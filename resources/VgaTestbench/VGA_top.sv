==> flow/design.v <==
`default_nettype none
`timescale 1ns/1ns
module VGA_TLM
(
    input i_clk,
    output o_vgaHSync,
    output o_vgaVSync,
    output o_vgaR0,
    output o_vgaR1,
    output o_vgaR2,
    output o_vgaG0,
    output o_vgaG1,
    output o_vgaG2,
    output o_vgaB0,
    output o_vgaB1,
    output o_vgaB2
);
    wire w_reset;
    Power_On_Reset por
    (
      .i_clk(i_clk),    
      .i_asyncReset(1'b0),
      .o_syncReset(w_reset)
    );
    wire w_hs, w_vs, w_activeArea;
    wire [9:0] w_px;
    wire [9:0] w_py;
    VGA_HS_VS vgaHsVs
    (
        .i_clk(i_clk),
        .i_reset(w_reset),
        .o_hs(w_hs),
        .o_vs(w_vs),
        .o_activeArea(w_activeArea),
        .o_px(w_px),
        .o_py(w_py)
    );
    assign o_vgaHSync = w_hs;
    assign o_vgaVSync = w_vs;
    wire [2:0] w_red;
    wire [2:0] w_green;
    wire [2:0] w_blue;
    VGA_PSYCHEDELIC_PATTERN psychPattern
    (
        .i_clk(i_clk),
        .i_reset(w_reset),
        .i_px(w_px),
        .i_py(w_py),
        .i_activeArea(w_activeArea),
        .o_red(w_red),
        .o_green(w_green),
        .o_blue(w_blue)
    );
    assign o_vgaR0 = w_red[0];
    assign o_vgaR1 = w_red[1];
    assign o_vgaR2 = w_red[2];
    assign o_vgaG0 = w_green[0];
    assign o_vgaG1 = w_green[1];
    assign o_vgaG2 = w_green[2];
    assign o_vgaB0 = w_blue[0];
    assign o_vgaB1 = w_blue[1];
    assign o_vgaB2 = w_blue[2];
endmodule
`default_nettype none
module Power_On_Reset
(
      input i_clk,    
      input i_asyncReset,
      output o_syncReset
);
    bit [2:0] r_q = '0;
    always_ff @(posedge i_clk, posedge i_asyncReset)
        if (i_asyncReset == 1'b1)
            r_q <= '0;
        else
            r_q <= { r_q[1:0], !i_asyncReset };
    assign o_syncReset = !(r_q == '1);
endmodule
`default_nettype none
module VGA_HS_VS
#(
    parameter H_TOTAL = 800,
    parameter V_TOTAL = 525,
    parameter H_SYNC = 96,
    parameter V_SYNC = 2,
    parameter H_BACK_PORCH = 48,
    parameter H_FRONT_PORCH = 16,
    parameter V_BACK_PORCH = 33,
    parameter V_FRONT_PORCH = 10
)
(
    input i_clk,
    input i_reset,
    output o_hs,
    output o_vs,
    output o_activeArea,
    output [9:0] o_px,
    output [9:0] o_py
);
    bit [9:0] r_hCnt = 0;
    bit [9:0] r_vCnt = 0;
    bit r_vCntEnable = 1'b0;
    bit r_hs = 1'b0;
    bit r_vs = 1'b0;
    bit r_activeArea = 1'b0;
    bit r_hActive = 1'b0;
    bit r_vActive = 1'b0;
    bit [9:0] r_px = 0;
    bit [9:0] r_py = 0;
    always_ff @(posedge i_clk, posedge i_reset)
    if (i_reset == 1'b1)
    begin
        r_hCnt <= 0;
        r_vCnt <= 0;
        r_vCntEnable <= 1'b0;
        r_hs <= 1'b0;
        r_vs <= 1'b0;
        r_activeArea <= 1'b0;
        r_hActive <= 1'b0;
        r_vActive <= 1'b0;
        r_px <= 0;
        r_py <= 0;
    end
    else
    begin
        if (r_hCnt < (H_TOTAL - 1))
        begin
            r_hCnt <= r_hCnt + 1;
            r_vCntEnable <= 1'b0;
        end
        else
        begin
            r_hCnt <= 0;
            r_vCntEnable <= 1'b1;
        end
        if (r_vCntEnable == 1'b1)
        begin
            if (r_vCnt < (V_TOTAL - 1))
                r_vCnt <= r_vCnt + 1;
            else
                r_vCnt <= 0;
        end
        r_hs <= (r_hCnt < H_SYNC) ? 1'b0 : 1'b1;
        r_vs <= (r_vCnt < V_SYNC) ? 1'b0 : 1'b1;
        if ((r_hCnt >= (H_SYNC + H_BACK_PORCH)) && (r_hCnt < (H_TOTAL - H_FRONT_PORCH)))
        begin
            r_px <= r_hCnt - 10'(H_SYNC) - 10'(H_BACK_PORCH);
            r_hActive <= 1'b1;
        end
        else
        begin
            r_px <= 0;
            r_hActive <= 1'b0;
        end
        if ((r_vCnt >= (V_SYNC + V_BACK_PORCH)) && (r_vCnt < (V_TOTAL - V_FRONT_PORCH)))
        begin
            r_py <= r_vCnt - 10'(V_SYNC) - 10'(V_BACK_PORCH);
            r_vActive <= 1'b1;
        end
        else
        begin
            r_py <= 0;
            r_vActive <= 1'b0;
        end
        r_activeArea <= r_hActive & r_vActive;
    end
    assign o_activeArea = r_activeArea;
    assign o_hs = r_hs;
    assign o_vs = r_vs;
    assign o_px = r_px;
    assign o_py = r_py;
endmodule
`default_nettype none
module VGA_PSYCHEDELIC_PATTERN
#
(
    parameter CLKS_PER_MS = 25_000
)
(
    input i_clk,
    input i_reset,
    input [9:0] i_px,
    input [9:0] i_py,
    input i_activeArea,
    output [2:0] o_red,
    output [2:0] o_green,
    output [2:0] o_blue
);
    bit [15:0] r_millisec = 0;
    bit [15:0] r_cnt = 0;
    bit [2:0] r_red = 0;
    bit [2:0] r_green = 0;
    bit [2:0] r_blue = 0;
    always_ff @(posedge i_clk, posedge i_reset)
    if (i_reset == 1'b1)
    begin
        r_millisec <= 0;
        r_cnt <= 0;
        r_red <= 0;
        r_green <= 0;
        r_blue <= 0;
    end
    else
    begin
        if (r_cnt < (CLKS_PER_MS - 1))
            r_cnt <= r_cnt + 1;
        else
        begin
            r_cnt <= 0;
            r_millisec <= r_millisec + 1;
        end
        r_red <= i_px[4:2] ^ r_millisec[10:8];
        r_green <= i_py[4:2] + r_millisec[7:5];
        r_blue <= i_py[8:6] + r_millisec[11:9];
    end
    assign o_red = i_activeArea ? r_red : '0; 
    assign o_green = i_activeArea ? r_green : '0; 
    assign o_blue = i_activeArea ? r_blue : '0; 
endmodule
module VGA_RGB_PATTERN
(
    input i_clk,
    input i_reset,
    input [9:0] i_px,
    input [9:0] i_py,
    input i_activeArea,
    output [2:0] o_red,
    output [2:0] o_green,
    output [2:0] o_blue
);
    bit [2:0] r_red = 0;
    bit [2:0] r_green = 0;
    bit [2:0] r_blue = 0;
    always_ff @(posedge i_clk, posedge i_reset)
    if (i_reset == 1'b1)
    begin
        r_red <= 0;
        r_green <= 0;
        r_blue <= 0;
    end
    else
    begin
        if (i_px < 213)
        begin
            r_red <= 3'b111;
            r_green <= 3'b000;
            r_blue <= 3'b000;
        end
        else if (i_px <= 427)
        begin
            r_red <= 3'b000;
            r_green <= 3'b111;
            r_blue <= 3'b000;
        end
        else
        begin
            r_red <= 3'b000;
            r_green <= 3'b000;
            r_blue <= 3'b111;
        end
    end
    assign o_red = i_activeArea ? r_red : '0; 
    assign o_green = i_activeArea ? r_green : '0; 
    assign o_blue = i_activeArea ? r_blue : '0; 
endmodule
module VGA_CHESS_PATTERN
(
    input i_clk,
    input i_reset,
    input [9:0] i_px,
    input [9:0] i_py,
    input i_activeArea,
    output [2:0] o_red,
    output [2:0] o_green,
    output [2:0] o_blue
);
    bit [2:0] r_red = 0;
    bit [2:0] r_green = 0;
    bit [2:0] r_blue = 0;
    always_ff @(posedge i_clk, posedge i_reset)
    if (i_reset == 1'b1)
    begin
        r_red <= 0;
        r_green <= 0;
        r_blue <= 0;
    end
    else
    begin
        if (((i_py[4] == 1'b0) && (i_px[4] == 1'b1)) || ((i_py[4] == 1'b1) && (i_px[4] == 1'b0)))
        begin
            r_red <= 3'b111;
            r_green <= 3'b111;
            r_blue <= 3'b111;
        end
        else
        begin
            r_red <= 3'b000;
            r_green <= 3'b000;
            r_blue <= 3'b000;
        end
    end
    assign o_red = i_activeArea ? r_red : '0; 
    assign o_green = i_activeArea ? r_green : '0; 
    assign o_blue = i_activeArea ? r_blue : '0; 
endmodule
Reports on VGA_TLM. What the tools print for VGA_TLM, step after step. Lines are those of the file above, counted from 1. Operators: Yosys type, input widths -> output width; for muxes data width and select width s. Library cell names are shortened. A cell with -- has no value.

Top: VGA_TLM. Clock input: i_clk. Cell library: sky130hd. Timing corner: tt_025C_1v80.

Word-level counts. Source: Yosys, flattened and elaborated, memories not mapped. Widths are those after wreduce; folded enables and synchronous resets count as part of the registers. Registers that Yosys merges into a memory's read port (data or address) are not register bits. Print and check cells do not count. Equal cells are merged and count once.

Under output and inout bits stands 11. Under cells after elaboration stands 53. For input bits the number is 1. The entry for register bits reads 84.

The figure for magnitude comparators is 9. Under reduce/logical cells stands 2. Muxes and demuxes: 13. The entry for add/subtract/negate cells reads 10. The entry for bitwise operators reads 2. For equality and inequality tests the number is 1.

Operators by type and width (count): $lt 10x10->1 const B (4); $add 16x1->16 const B (2); $add 10x1->10 const B (2); $mux 10 (2); $lt 16x15->1 const B (1); $mux 16 (1); $lt 10x2->1 const B (1); $ge 10x6->1 const B (1); $lt 10x7->1 const B (1); $ge 10x8->1 const B (1); $sub 9x2->9 const B (1); $sub 9x6->9 const B (1); $mux 9 (1); $mux 3 (3); $add 3x3->3 (2); $sub 5x1->5 const B (1); $sub 5x5->5 const B (1); $mux 5 (1); $mux 1 (5); $eq 3x3->1 const B (1); $xor 3x3->3 (1); $logic_and 1x1->1 (2); $and 1x1->1 (1).

Logic depth. Longest topological path by Yosys (ltp), each cell counted once; first at word level (registers and memories cut), then after technology mapping (sequential cells cut; the memories' decode and read muxes count).

For depth in word-level cells the number is 3. Under ABC_AREA stands 0. The entry for mapped depth reads 7. The figure for gate-level depth less buffers is 5.

After synthesis. Yosys stat after the flow's synthesis: flattened, memories mapped to cells. It holds for the ABC_AREA given above (unset counts as 0); a run with the other value may have another netlist. The area totals of this step are shown rounded.

Cells by type: dfrtp_1 (count 72, total area 1.8E+03 um^2); xnor2_1 (count 31, total area 271.51 um^2); nor2_1 (count 45, total area 168.912 um^2); xor2_1 (count 14, total area 122.618 um^2); and2_1 (count 15, total area 93.84 um^2); ha_1 (count 7, total area 87.584 um^2); nand2_1 (count 20, total area 75.072 um^2); dfxtp_1 (count 3, total area 60.058 um^2); inv_1 (count 15, total area 56.304 um^2); and3_1 (count 8, total area 50.048 um^2); nor4_1 (count 8, total area 50.048 um^2); nor3_1 (count 9, total area 45.043 um^2); fa_1 (count 2, total area 40.038 um^2); and4_1 (count 4, total area 35.034 um^2); o2111ai_1 (count 4, total area 35.034 um^2); nand4_1 (count 5, total area 31.28 um^2); clkbuf_1 (count 8, total area 30.029 um^2); o21ai_0 (count 6, total area 30.029 um^2).

Not listed: further types 29, cells in them 48.

The figure for synthesis area is 3400 um^2. The entry for buffers reads 15. Flip-flop cells: 75. The figure for standard cells after synthesis is 324. For area of sequential cells the number is 1900 um^2.

By module: a second synthesis without flattening, with its own total; a netlist apart from the flattened one above.

The entry for cell total of the unflattened synthesis reads 353. For area (unflattened synthesis) the number is 3900 um^2.

Rows give one instance, submodules left out.

By module: VGA_HS_VS (cells 200, area 2100 um^2, seq. area 1200 um^2, times used 1); VGA_PSYCHEDELIC_PATTERN (cells 147, area 1700 um^2, seq. area 930 um^2, times used 1); Power_On_Reset (cells 5, area 84 um^2, seq. area 75 um^2, times used 1); VGA_TLM (cells 1, area 3.8 um^2, seq. area 0.0 um^2, times used 1).

Path before layout. Path of least setup slack by OpenSTA after synthesis, without wires, with an ideal clock, recovery checks aside; 20% of the period is set as input and as output delay. Where synthesis merged equal registers, the netlist keeps one of their names.

Kind: register to register. Start: register vgaHsVs.r_vCnt[0]. End: register vgaHsVs.r_py[2]. The figure for path buffers is 2. The entry for path delay reads 1864 ps. For path slack the number is 2196 ps. Under arrival time stands 1739 ps. Under required time stands 3935 ps. The figure for period is 4060 ps. The entry for time at the first pin reads 0 ps. For setup time the number is 125 ps. Stages: 8. The figure for synthesis period reached is 1864 ps.

"path delay" is the arrival time less input delay plus setup time. "stages" counts driving pins, that of a launching flip-flop among them; a cell with two outputs on the path counts twice. "synthesis period reached" is the clock period less the worst setup slack; recovery checks do not enter. This is arithmetic on one report: input and output delays are still those of the set period (20% each). Between the ends stands the longest chain of elaborated cells between them, by number of cells; it is not shown to be the way that was timed. Of several equally long chains one is given. Each line given opens the expression or statement behind the cell; cells for indexed reads and writes are added by Yosys, which also makes memories of some case tables. At most two assigning lines are given for a register; there are more.

Cells stage by stage: dfrtp_1 > ha_1 > clkbuf_1 > o41ai_1 > a21o_1 > and2_1 > clkbuf_1 > nor2_1. For length of the longest elaborated chain the number is 3. The entry for elaborated cells between the ends (all ways) reads 6. For RTL lines with such cells the number is 2. Classes of those cells: add/sub (2); compare (2); mux (1); reduce/logical (1).

RTL lines, path after synthesis: from (decl) (line 101) `bit [9:0] r_vCnt = 0;`; from (assign) (line 114) `r_vCnt <= 0;`; from (assign) (line 139) `r_vCnt <= r_vCnt + 1;`; $sub 9x2->9 (line 157) `r_py <= r_vCnt - 10'(V_SYNC) - 10'(V_BACK_PORCH);`; $sub 9x6->9 (line 157); $mux 9 (line 155) `if ((r_vCnt >= (V_SYNC + V_BACK_PORCH)) && (r_vCnt < (V_TOTAL - V_FRONT_PORCH)))`; to (assign) (line 157); to (assign) (line 162) `r_py <= 0;`; to (decl) (line 109) `bit [9:0] r_py = 0;`.

Timing after layout. From the final timing report of entry A: the path of least setup slack in the routed layout; clock arrival at registers is part of the times. The report prints the path's times to 10 ps; the period is as set.

Kind: register to register. Start: register psychPattern.r_cnt[1]. End: register psychPattern.r_millisec[1]. The entry for time at the first pin reads 340 ps. The figure for path buffers is 0. For path slack the number is -250 ps. Stages: 6. Under required time stands 1640 ps. Under arrival time stands 1890 ps. For setup time the number is 110 ps. The figure for period is 1410 ps.

Between the ends stands the longest chain of elaborated cells between them, by number of cells; it is not shown to be the way that was timed. Of several equally long chains one is given. At most two assigning lines are given for a register; there are more.

Cells stage by stage: dfrtp_1 > ha_4 > a2111oi_4 > nor4_2 > or2_4 > mux2_4. For length of the longest elaborated chain the number is 1. The entry for elaborated cells between the ends (all ways) reads 1. For RTL lines with such cells the number is 1. Classes of those cells: compare (1).

RTL lines, path post-layout: from (decl) (line 190) `bit [15:0] r_cnt = 0;`; from (assign) (line 198) `r_cnt <= 0;`; from (assign) (line 206) `r_cnt <= r_cnt + 1;`; $lt 16x15->1 (line 205) `if (r_cnt < (CLKS_PER_MS - 1))`; to (assign) (line 197) `r_millisec <= 0;`; to (assign) (line 210) `r_millisec <= r_millisec + 1;`; to (decl) (line 189) `bit [15:0] r_millisec = 0;`.

Appendix: measured runs

Record of 2 stored runs of the RTL-to-layout flow on VGA_TLM, platform sky130hd. The runs are unordered. Constraints: input delay and output delay 20% of the set period each, output load 0.01 pF. "period reached" means the clock period less the worst setup slack. The figure is calculated, with input and output delays left at 20% of the set period. "time used up by the worst setup path" is the time allowed to the run's worst setup path (the clock period less input and output delay, where it has them) less its slack. Clock arrival times count: a late capture clock shortens it, a late launch clock lengthens it. "overall power" is the tool's figure for a default switching activity; nothing was simulated. "time used up by the worst setup path" is given in steps of 10 ps. Values from the reports are rounded here.

Entry A has these settings: period_ns 1.41; CAP_MARGIN 20; CORE_MARGIN 2; CORE_UTILIZATION 40; SLEW_MARGIN 20. The period reached is 1661 ps. The sum of negative setup slack comes to -6100 ps. The final design utilization is 0.57. The standard-cell area after layout stands at 4700 um^2. For the full die area the run shows 9300 um^2. The chip area after synthesis (Yosys) is 3400 um^2. The time used up by the worst setup path is 1660 ps. Critical path kind: register to register. The worst setup slack after layout is -250 ps. The overall power is 4500 µW.

Entry B has these settings: period_ns 3.75; CORE_UTILIZATION 23; PLACE_DENSITY_LB_ADDON 0.06; CORE_ASPECT_RATIO 1.26; CELL_PAD_IN_SITES_GLOBAL_PLACEMENT 3; CELL_PAD_IN_SITES_DETAIL_PLACEMENT 2; TNS_END_PERCENT 100; ABC_AREA 1; GPL_TIMING_DRIVEN 1; GPL_ROUTABILITY_DRIVEN 1; CAP_MARGIN 40; SLEW_MARGIN 10; MAX_ROUTING_LAYER met4; CORE_MARGIN 2. The period reached is 2344 ps. The sum of negative setup slack comes to 0 ps. The final design utilization is 0.28. The standard-cell area after layout stands at 4400 um^2. For the full die area the run shows 18000 um^2. The chip area after synthesis (Yosys) is 3800 um^2. The time used up by the worst setup path is 1590 ps. Critical path kind: register to output. The worst setup slack after layout is 1400 ps. The overall power is 1900 µW.
